==> flow/design.v <==
module buzz(clk,reset_n,en,tim,tone);
input clk,reset_n,en;
input [1:0]tim;
output reg tone;
wire [6:0]notein;
wire noteout;
assign notein=21;
reg [27:0]counter,div,div1;
reg ene;
note note1(clk,reset_n,notein,noteout);
always@(posedge clk)
if(~reset_n)
begin
 counter<=28'b0;
 ene<=1'b0;
end
else
begin
  case(tim)
	0:begin div<=28'd 5_000_000; div1<=28'd 12_000_000; end
	1:begin div<=28'd 10_000_000; div1<=28'd 20_000_000; end
	2:begin div<=28'd 25_000_000; div1<=28'd 35_000_000; end
	3:begin div<=28'd 50_000_000; div1<=28'd 60_000_000; end
   default begin div<=28'd 10_000_000; div1<=28'd 20_000_000; end
  endcase
  counter<=counter+1;
  if(counter==div)
	 ene<=1'b1;
  if(counter==div1 | counter>60_000_000)
   begin
	 counter<=28'b0;
	 ene<=1'b0;
   end
end
always@(posedge clk)
tone<=en&noteout&ene;
endmodule
module note(clk,reset_n,notein,noteout);
input clk,reset_n;
input [6:0]notein;
output reg noteout;
reg [19:0]div;
reg [19:0]cnt;
reg eocnt; 
always @*
begin
  case (notein)
    0: div = 191114;  
    1: div = 180385;  
    2: div = 170262;  
    3: div = 160705;  
    4: div = 151686;  
    5: div = 143173;  
    6: div = 135136;  
    7: div = 127552;  
    8: div = 120389;  
    9: div = 113636;  
    10:div = 107259;  
    11:div = 101239;  
    12:div = 95558;  
    13:div = 90194;  
    14:div = 85132;  
    15:div = 80354;  
    16:div = 75845;  
    17:div = 71558;  
    18:div = 67567;  
    19:div = 63775;  
    20:div = 60197;  
    21:div = 28403;  
    22:div = 53629;  
    23:div = 50619;  
    24:div = 47777;  
    25:div = 45097;  
    26:div = 42566;  
    27:div = 40176;  
    28:div = 37921;  
  default: div = 1;  
  endcase
end
always @(posedge clk)
begin 
if(~reset_n)
begin
  noteout<=0;
  cnt <= 0;
end
    if(cnt == div)
	 begin
        cnt <= 0;
		  noteout <= ~noteout;
	 end
    else
        cnt <= cnt + 1'b1;
end
endmodule
Tool chain data of buzz
Tool output for the design above, in the order of the flow.
Line numbers count from 1 in the design file above.
Operators: Yosys type, input widths -> output width; for muxes data width and select width s.
Not given: -

design
  top = buzz
  clock input = clk
  library = sky130hd
  corner = tt_025C_1v80

After elaboration
Source: Yosys, flattened and elaborated, memories not mapped. Widths are those after wreduce. Registers that Yosys merges into a memory's read port (data or address) are not register bits. Print and check cells do not count. Equal cells are merged and count once.
Memory sizes are those after Yosys's memory passes, which may raise the word count (mostly to a power of two), join words into wider ones and drop unused or constant bits.

storage and ports
  flip-flop bits (word level) = 107
  bits in latches = 0
  bits in writable memories = 0
  ROM bits = 576
  clocked read ports x word width = 0
  memories = 1
  bits of input ports = 5
  elaborated cells = 29

operators by class
  add/subtract/negate cells = 2
  $mul = 0
  divide/modulo/power cells = 0
  order comparisons = 1
  eq/ne operators = 7
  shifts and indexed selects = 0
  multiplexer cells = 4
  bitwise logic cells = 5
  reductions and logical operators = 2

memories
  name             words  bits a word  rd ports  wr ports  RTL line  text
  (no name shown)  32     18           1         0         47        case (notein)

operators by type and width
  operator               count
  $pmux 28 s4            2
  $eq 28x28->1           2
  $add 28x1->28 const B  1
  $gt 28x26->1 const B   1
  $add 20x1->20 const B  1
  $eq 20x20->1           1
  $eq 2x2->1 const B     2
  $and 1x1->1            2
  $not 1->1              2
  $eq 2x1->1 const B     1
  $ne 2x1->1 const B     1
  $logic_not 2->1        1
  $reduce_or 2->1        1
  $mux 1                 2
  $or 1x1->1             1

Depth
Longest topological path by Yosys (ltp), each cell counted once; first at word level (registers and memories cut), then after technology mapping (sequential cells cut; the memories' decode and read muxes count).

depth
  depth in word-level cells = 3
  ABC_AREA = 0
  depth in mapped cells = 9
  mapped depth without buffers = 8

Synthesis result
Source: synth_stat.txt of the flow (Yosys; design flattened, memories mapped). It holds for the ABC_AREA given above (unset counts as 0); a run with the other value may have another netlist.

cells by type
  cell                        count
  sky130_fd_sc_hd__dfxtp_1    50
  sky130_fd_sc_hd__edfxtp_1   14
  sky130_fd_sc_hd__xor2_1     28
  sky130_fd_sc_hd__xnor2_1    26
  sky130_fd_sc_hd__nand3_1    29
  sky130_fd_sc_hd__ha_1       10
  sky130_fd_sc_hd__nor2_2     20
  sky130_fd_sc_hd__nor2_1     29
  sky130_fd_sc_hd__nand2_1    23
  sky130_fd_sc_hd__and3_1     12
  sky130_fd_sc_hd__nand4_1    9
  sky130_fd_sc_hd__clkbuf_1   14
  sky130_fd_sc_hd__nor3_1     10
  sky130_fd_sc_hd__or3_1      8
  sky130_fd_sc_hd__inv_1      13
  sky130_fd_sc_hd__nor4_1     6
  sky130_fd_sc_hd__buf_8      2
  sky130_fd_sc_hd__a2111oi_4  1

Other cell types: 21; their cells: 29.

mapped netlist
  mapped cells = 333
  synthesis area = 3145.5 µm²
  sequential area = 1421.4 µm²
  flip-flops = 64
  buffer cells = 16

The figures by module come from a second, unflattened synthesis with its own total; it is not the netlist above.

unflattened totals
  cell total of the unflattened synthesis = 578
  area total of the unflattened synthesis = 4898.4 µm²

Rows give one instance, submodules left out.

modules
  module  instances  cells  area (µm²)  sequential area (µm²)
  note    1          329    2597.5      430.4
  buzz    1          249    2301.0      991.0

Timing after synthesis
Path of least setup slack by OpenSTA after synthesis, without wires, with an ideal clock, recovery checks aside; 20% of the period is set as input and as output delay. Where synthesis merged equal registers, the netlist keeps one of their names.

path after synthesis
  path kind = reg2reg
  from = register counter[22]
  to = register counter[21]
  clock period = 2670 ps
  setup time = 115 ps
  launch time at the first pin = 0 ps
  arrival time = 2131 ps
  data required time = 2555 ps
  path slack = 423 ps
  delay of the path = 2246 ps
  stages = 8
  buffers on the path = 1
  synthesis period reached = 2247 ps

"delay of the path" = arrival - input delay + setup time.
"stages" counts driving pins, that of a launching flip-flop among them; a cell with two outputs on the path counts twice.
"synthesis period reached" is the clock period less the worst setup slack; recovery checks do not enter. This is arithmetic on one report: input and output delays are still those of the set period (20% each).
Between the ends stands the longest chain of elaborated cells between them, by number of cells; it is not shown to be the way that was timed. Of several equally long chains one is given.
A line is the first line of the expression or statement that the cell stems from. Yosys adds cells for indexed reads and writes and turns some case tables into memories.
A register here has more assigning lines than the two given.

between the ends, after synthesis
  cell sequence = sky130_fd_sc_hd__dfxtp_1 > sky130_fd_sc_hd__or4b_1 > sky130_fd_sc_hd__or3_4 > sky130_fd_sc_hd__a2111oi_4 > sky130_fd_sc_hd__nor3_2 > sky130_fd_sc_hd__o211ai_4 > sky130_fd_sc_hd__buf_8 > sky130_fd_sc_hd__nor2_2
  length of the longest elaborated chain = 3

RTL lines, path after synthesis
  element          RTL line  text
  from (decl)      8         reg [27:0]counter,div,div1;
  from (assign)    14        counter<=28'b0;
  from (assign)    26        counter<=counter+1;
  $gt 28x26->1     29        if(counter==div1 | counter>60_000_000)
  $or 1x1->1       29
  $reduce_or 2->1  -
  to (assign)      26
  to (assign)      31        counter<=28'b0;
  to (decl)        8

Path in the finished layout
Path of least setup slack in the final report of job 1 (OpenROAD, finished layout, wires in). Where an end is a register, its clock arrival counts in the times.
The report prints the path's times to 10 ps; the period is as set.

path after layout
  path kind = reg2reg
  from = register counter[27]
  to = register counter[20]
  clock period = 2380 ps
  setup time = 100 ps
  launch time at the first pin = 330 ps
  arrival time = 2410 ps
  data required time = 2620 ps
  path slack = 200 ps
  stages = 9
  buffers on the path = 2

Between the ends stands the longest chain of elaborated cells between them, by number of cells; it is not shown to be the way that was timed. Of several equally long chains one is given.
A register here has more assigning lines than the two given.

between the ends, after layout
  cell sequence = sky130_fd_sc_hd__dfxtp_1 > sky130_fd_sc_hd__or4b_4 > sky130_fd_sc_hd__or3_4 > sky130_fd_sc_hd__a2111oi_4 > sky130_fd_sc_hd__nor3_2 > sky130_fd_sc_hd__o211ai_4 > sky130_fd_sc_hd__buf_6 > sky130_fd_sc_hd__clkbuf_16 > sky130_fd_sc_hd__nor2_2
  length of the longest elaborated chain = 3

RTL lines, path after layout
  element          RTL line  text
  from (decl)      8         reg [27:0]counter,div,div1;
  from (assign)    14        counter<=28'b0;
  from (assign)    26        counter<=counter+1;
  $gt 28x26->1     29        if(counter==div1 | counter>60_000_000)
  $or 1x1->1       29
  $reduce_or 2->1  -
  to (assign)      26
  to (assign)      31        counter<=28'b0;
  to (decl)        8

Lab notebook: buzz

Design buzz on sky130hd. What follows are 2 stored runs of the flow, each under its own settings; their order means nothing. The constraints put input and output delay at 20% of the set period each and load the outputs with 0.01 pF.
"clock period reached": clock period set for the run, less the worst setup slack. It is reckoned from that one timing run; input and output delays stay at 20% of the period that was set.
"worst setup path time": the worst setup path's part of the clock period (all of it between registers, 20% less for each end at a port) less its slack. A launch clock that arrives late makes it longer, a capture clock that arrives late makes it shorter.
"power consumption" is the tool's figure for a default switching activity; nothing was simulated.
"worst setup path time" is known to 10 ps.
Settings: n/a = not set for that run.

item                                          job 1    job 2
period_ns                                     2.38     3.02
SETUP_SLACK_MARGIN                            0.25     0.4
CAP_MARGIN                                    20       15
CORE_MARGIN                                   2        2
CORE_UTILIZATION                              40       37
SLEW_MARGIN                                   20       25
PLACE_DENSITY_LB_ADDON                        n/a      0.09
TNS_END_PERCENT                               n/a      100
GPL_TIMING_DRIVEN                             n/a      0
MAX_ROUTING_LAYER                             n/a      met4
Yosys chip area after synthesis (µm²)         3145.5   3145.5
overall die area (µm²)                        8589.6   9255.4
standard-cell area of the final layout (µm²)  3614.7   3523.4
utilization (%)                               47.0     42.9
setup slack of the worst path (ps)            202      527
sum of negative setup slack (ps)              0        0
worst-case hold slack (ps)                    454      456
power consumption (uW)                        2153     1676
clock period reached (ps)                     2178     2493
worst setup path time (ps)                    2180     2490
critical path type                            reg2reg  reg2reg
