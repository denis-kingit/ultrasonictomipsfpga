==> flow/design.v <==
module sonic(clk,trig,reset_n,en,echo,out);
input clk,echo,reset_n,en;
output reg trig;
output reg[23:0]out;
reg [23:0]count;
reg [23:0]countp;
always@(posedge clk)
if(~reset_n)
begin
 countp<=24'b0;
 count<=24'b0;
end
else 
if(en)
begin
	countp<=countp+1'b1;
	if(countp==1)
	 trig<=1'b1;
	if(echo)
		count<=count+1'b1;	
	if(countp==501)
		trig<=1'b0;
	if(countp==2500001)
		begin
			if (count>1800001)			
				out<=24'hfff;
			else
				out<=count/24'd2900; 
			countp<=24'b0;
			count<=24'b0;
		end
end
endmodule					
### From RTL to reports: sonic

Tool output for the design above, in the order of the flow.
Line numbers count from 1 in the design file above.
Operators carry their Yosys type and port widths (W data, S select, Z words).
Cell names lack the library's common part.
The mark n/a stands for no value.

| set-up | value |
|---|---|
| top | sonic |
| clock port | clk |
| standard-cell library | sky130hd |
| timing corner | tt_025C_1v80 |

### Word level

Source: Yosys, flattened and elaborated, memories not mapped. Widths are those after wreduce. Registers that Yosys merges into a memory's read port (data or address) are not register bits. Print and check cells do not count. Equal cells are merged and count once.

| storage and ports | value |
|---|---|
| register bits after elaboration | 73 |
| input port bits | 4 |
| cells after elaboration | 20 |

| cells by class | value |
|---|---|
| add/sub/neg operators | 2 |
| divide/modulo/power cells | 1 |
| $lt $le $gt $ge | 1 |
| equal/unequal tests | 3 |
| muxes and demuxes | 4 |
| reductions and logical operators | 5 |

Operators with widths:

| cell | number |
|---|---|
| $div A24 B12 Y24 const B | 1 |
| $mux W24 | 3 |
| $add A24 B1 Y24 const B | 2 |
| $eq A24 B1 Y1 const B | 1 |
| $gt A24 B21 Y1 const B | 1 |
| $eq A24 B22 Y1 const B | 1 |
| $eq A24 B9 Y1 const B | 1 |
| $reduce_and A3 Y1 | 2 |
| $reduce_bool A2 Y1 | 2 |
| $reduce_and A2 Y1 | 1 |
| $mux W1 | 1 |

### Logic depth

Yosys ltp: most cells in a row. Word level: on the elaborated netlist, between registers, memories and ports. Mapped: between sequential cells and ports; inverters and the memories' decode and read muxes count.

| logic depth | value |
|---|---|
| depth in word-level cells | 3 |
| ABC_AREA | 0 |
| gate-level depth with buffers | 48 |
| mapped depth without buffers | 41 |

### Mapped cells and area

The flow's flattened synthesis, as Yosys stat reports it; memories are mapped. The netlist is that of the ABC_AREA named above (0 if unset); the other value can give another one.

| synthesis totals | value |
|---|---|
| standard cells after synthesis | 1267 |
| mapped area | 9186.3 sq um |
| sequential area | 1381.3 sq um |
| flip-flop cells | 62 |

Cells by type:

| cell | number |
|---|---|
| dfxtp_1 | 48 |
| xnor2_1 | 67 |
| nor2_1 | 148 |
| nand2_1 | 131 |
| edfxtp_1 | 14 |
| o21ai_0 | 69 |
| a21oi_1 | 67 |
| mux2i_1 | 30 |
| xor2_1 | 31 |
| nand3_1 | 41 |
| nor3_1 | 35 |
| o211ai_1 | 23 |
| and2_1 | 27 |
| a211oi_1 | 21 |
| nand4_1 | 22 |
| buf_4 | 17 |
| clkbuf_1 | 34 |
| or3_1 | 20 |

Other cell types: 97; their cells: 422.

### Timing after synthesis

Path of least setup slack by OpenSTA after synthesis, without wires, with an ideal clock, recovery checks aside; 20% of the period is set as input and as output delay. Where synthesis merged equal registers, the netlist keeps one of their names.

| path after synthesis | value |
|---|---|
| path type | register to register |
| from | reg count[4] |
| to | reg out[0] |
| clock period | 12.1 ns |
| setup time | 0.279 ns |
| launch time at the first pin | 0.000 ns |
| arrival | 10.354 ns |
| data required time | 11.821 ns |
| slack | 1.467 ns |
| path delay | 10.633 ns |
| stages on the path | 44 |
| buffers on the path | 4 |
| synthesis period reached | 10.633 ns |

"path delay" = arrival - input delay + setup time.
"stages on the path" counts driving pins, that of a launching flip-flop among them; a cell with two outputs on the path counts twice.
"synthesis period reached" = period - worst setup slack (recovery checks aside). The figure is calculated, with input and output delays left at 20% of the set period.
Between the ends stands the longest chain of elaborated cells between them, by number of cells; it is not shown to be the way that was timed. Of several equally long chains one is given.
A line is the first line of the expression or statement that the cell stems from. Yosys adds cells for indexed reads and writes and turns some case tables into memories.
At most two assigning lines are given for a register; there are more.

| between the ends, after synthesis | value |
|---|---|
| cell sequence | dfxtp_1 -> buf_2 -> nor4_1 -> nand4_1 -> or4b_1 -> or4_4 -> o21ai_2 -> nand3_1 -> a21o_1 -> o21ai_2 -> mux2_2 -> a211oi_4 -> nor2_4 -> o32a_4 -> a211oi_4 -> o211ai_1 -> and4_1 -> buf_4 -> [8 not listed] -> buf_6 -> o211ai_4 -> a21oi_4 -> o21ai_2 -> o211a_2 -> or2_4 -> o211a_1 -> or3_1 -> and2_1 -> buf_2 -> a21o_1 -> a211o_1 -> a31o_1 -> a221oi_4 -> nor2_1 -> mux2i_1 -> a2111oi_0 -> o311ai_1 |
| cells in the longest elaborated chain | 1 |

RTL lines, path after synthesis:

| what | line | source |
|---|---|---|
| start, declared | 5 | `reg [23:0]count;` |
| start, assigned | 11 | `count<=24'b0;` |
| start, assigned | 20 | `count<=count+1'b1;` |
| $div A24 B12 Y24 | 28 | `out<=count/24'd2900;` |
| end, assigned | 26 | `out<=24'hfff;` |
| end, assigned | 28 |  |
| end, declared | 4 | `output reg[23:0]out;` |

### Path in the finished layout

From the final timing report of stored run 1: the path of least setup slack in the routed layout; clock arrival at registers is part of the times.

| path post-layout | value |
|---|---|
| path type | register to register |
| from | reg count[5] |
| to | reg out[0] |
| clock period | 14.5 ns |
| setup time | 0.18 ns |
| launch time at the first pin | 0.33 ns |
| arrival | 11.31 ns |
| data required time | 14.65 ns |
| slack | 3.33 ns |
| stages on the path | 43 |
| buffers on the path | 4 |

Between the ends stands the longest chain of elaborated cells between them, by number of cells; it is not shown to be the way that was timed. Of several equally long chains one is given.
At most two assigning lines are given for a register; there are more.

| between the ends, post-layout | value |
|---|---|
| cell sequence | dfxtp_4 -> nor4_4 -> nand4_1 -> or4b_1 -> or4_4 -> o21ai_4 -> nand3_4 -> a21o_4 -> o21ai_4 -> mux2_4 -> a211oi_4 -> nor2_4 -> o32a_4 -> a211o_4 -> a211oi_4 -> buf_4 -> a31o_2 -> o21ai_1 -> [7 not listed] -> a22o_1 -> o32ai_2 -> buf_4 -> a21o_1 -> a21boi_4 -> nor2_4 -> mux2_2 -> a2111oi_2 -> a21oi_2 -> a21o_1 -> a211o_1 -> a31o_1 -> a221oi_4 -> buf_6 -> and4_1 -> a311o_1 -> a32oi_1 -> o311ai_1 |
| cells in the longest elaborated chain | 1 |

RTL lines, path post-layout:

| what | line | source |
|---|---|---|
| start, declared | 5 | `reg [23:0]count;` |
| start, assigned | 11 | `count<=24'b0;` |
| start, assigned | 20 | `count<=count+1'b1;` |
| $div A24 B12 Y24 | 28 | `out<=count/24'd2900;` |
| end, assigned | 26 | `out<=24'hfff;` |
| end, assigned | 28 |  |
| end, declared | 4 | `output reg[23:0]out;` |

Measured data: module sonic, platform sky130hd, 2 stored runs of the flow under differing settings, order arbitrary. Input and output delays are each 20% of the period that was set; the output load is 0.01 pF.
"period achieved": clock period set for the run, less the worst setup slack. It is reckoned from that one timing run; input and output delays stay at 20% of the period that was set.
"time used up by the worst setup path" = time allowed to the worst setup path (clock period - input delay - output delay, where it has them) - its slack; a late launch clock adds to it, a late capture clock takes from it.
"total power of the final layout" is the tool's figure for a default switching activity; nothing was simulated.

#### Stored run 1

| setting | value |
|---|---|
| period_ns | `14.5` |
| CORE_UTILIZATION | `56` |
| SETUP_SLACK_MARGIN | `3.37` |
| PLACE_DENSITY_LB_ADDON | `0.05` |
| CORE_ASPECT_RATIO | `0.59` |
| CORE_MARGIN | `4` |
| TNS_END_PERCENT | `20` |
| CTS_CLUSTER_SIZE | `84` |
| CAP_MARGIN | `5` |
| MAX_ROUTING_LAYER | `met4` |
| SLEW_MARGIN | `20` |

| result | value |
|---|---|
| area of the synthesized netlist | 9186.3 sq um |
| area of the die | 18589.4 sq um |
| standard-cell area after layout | 11643.7 sq um |
| utilization of the finished layout | 73.4 % |
| worst setup slack after layout | 3.334 ns |
| summed negative setup slack | 0.000 ns |
| worst hold slack | 0.521 ns |
| total power of the final layout | 430.1 µW |
| period achieved | 11.166 ns |
| time used up by the worst setup path | 11.17 ns |
| critical path type | register to register |

#### Stored run 2

| setting | value |
|---|---|
| period_ns | `13.3` |
| CORE_UTILIZATION | `52` |
| PLACE_DENSITY | `0.35` |
| CELL_PAD_IN_SITES_GLOBAL_PLACEMENT | `0` |
| TNS_END_PERCENT | `65` |
| CTS_CLUSTER_DIAMETER | `192` |
| SLEW_MARGIN | `35` |
| MAX_ROUTING_LAYER | `met5` |
| CAP_MARGIN | `20` |
| CORE_MARGIN | `2` |

| result | value |
|---|---|
| area of the synthesized netlist | 9186.3 sq um |
| area of the die | 18745.7 sq um |
| standard-cell area after layout | 9919.5 sq um |
| utilization of the finished layout | 57.3 % |
| worst setup slack after layout | 0.942 ns |
| summed negative setup slack | 0.000 ns |
| worst hold slack | 0.521 ns |
| total power of the final layout | 449.8 µW |
| period achieved | 12.358 ns |
| time used up by the worst setup path | 12.36 ns |
| critical path type | register to register |
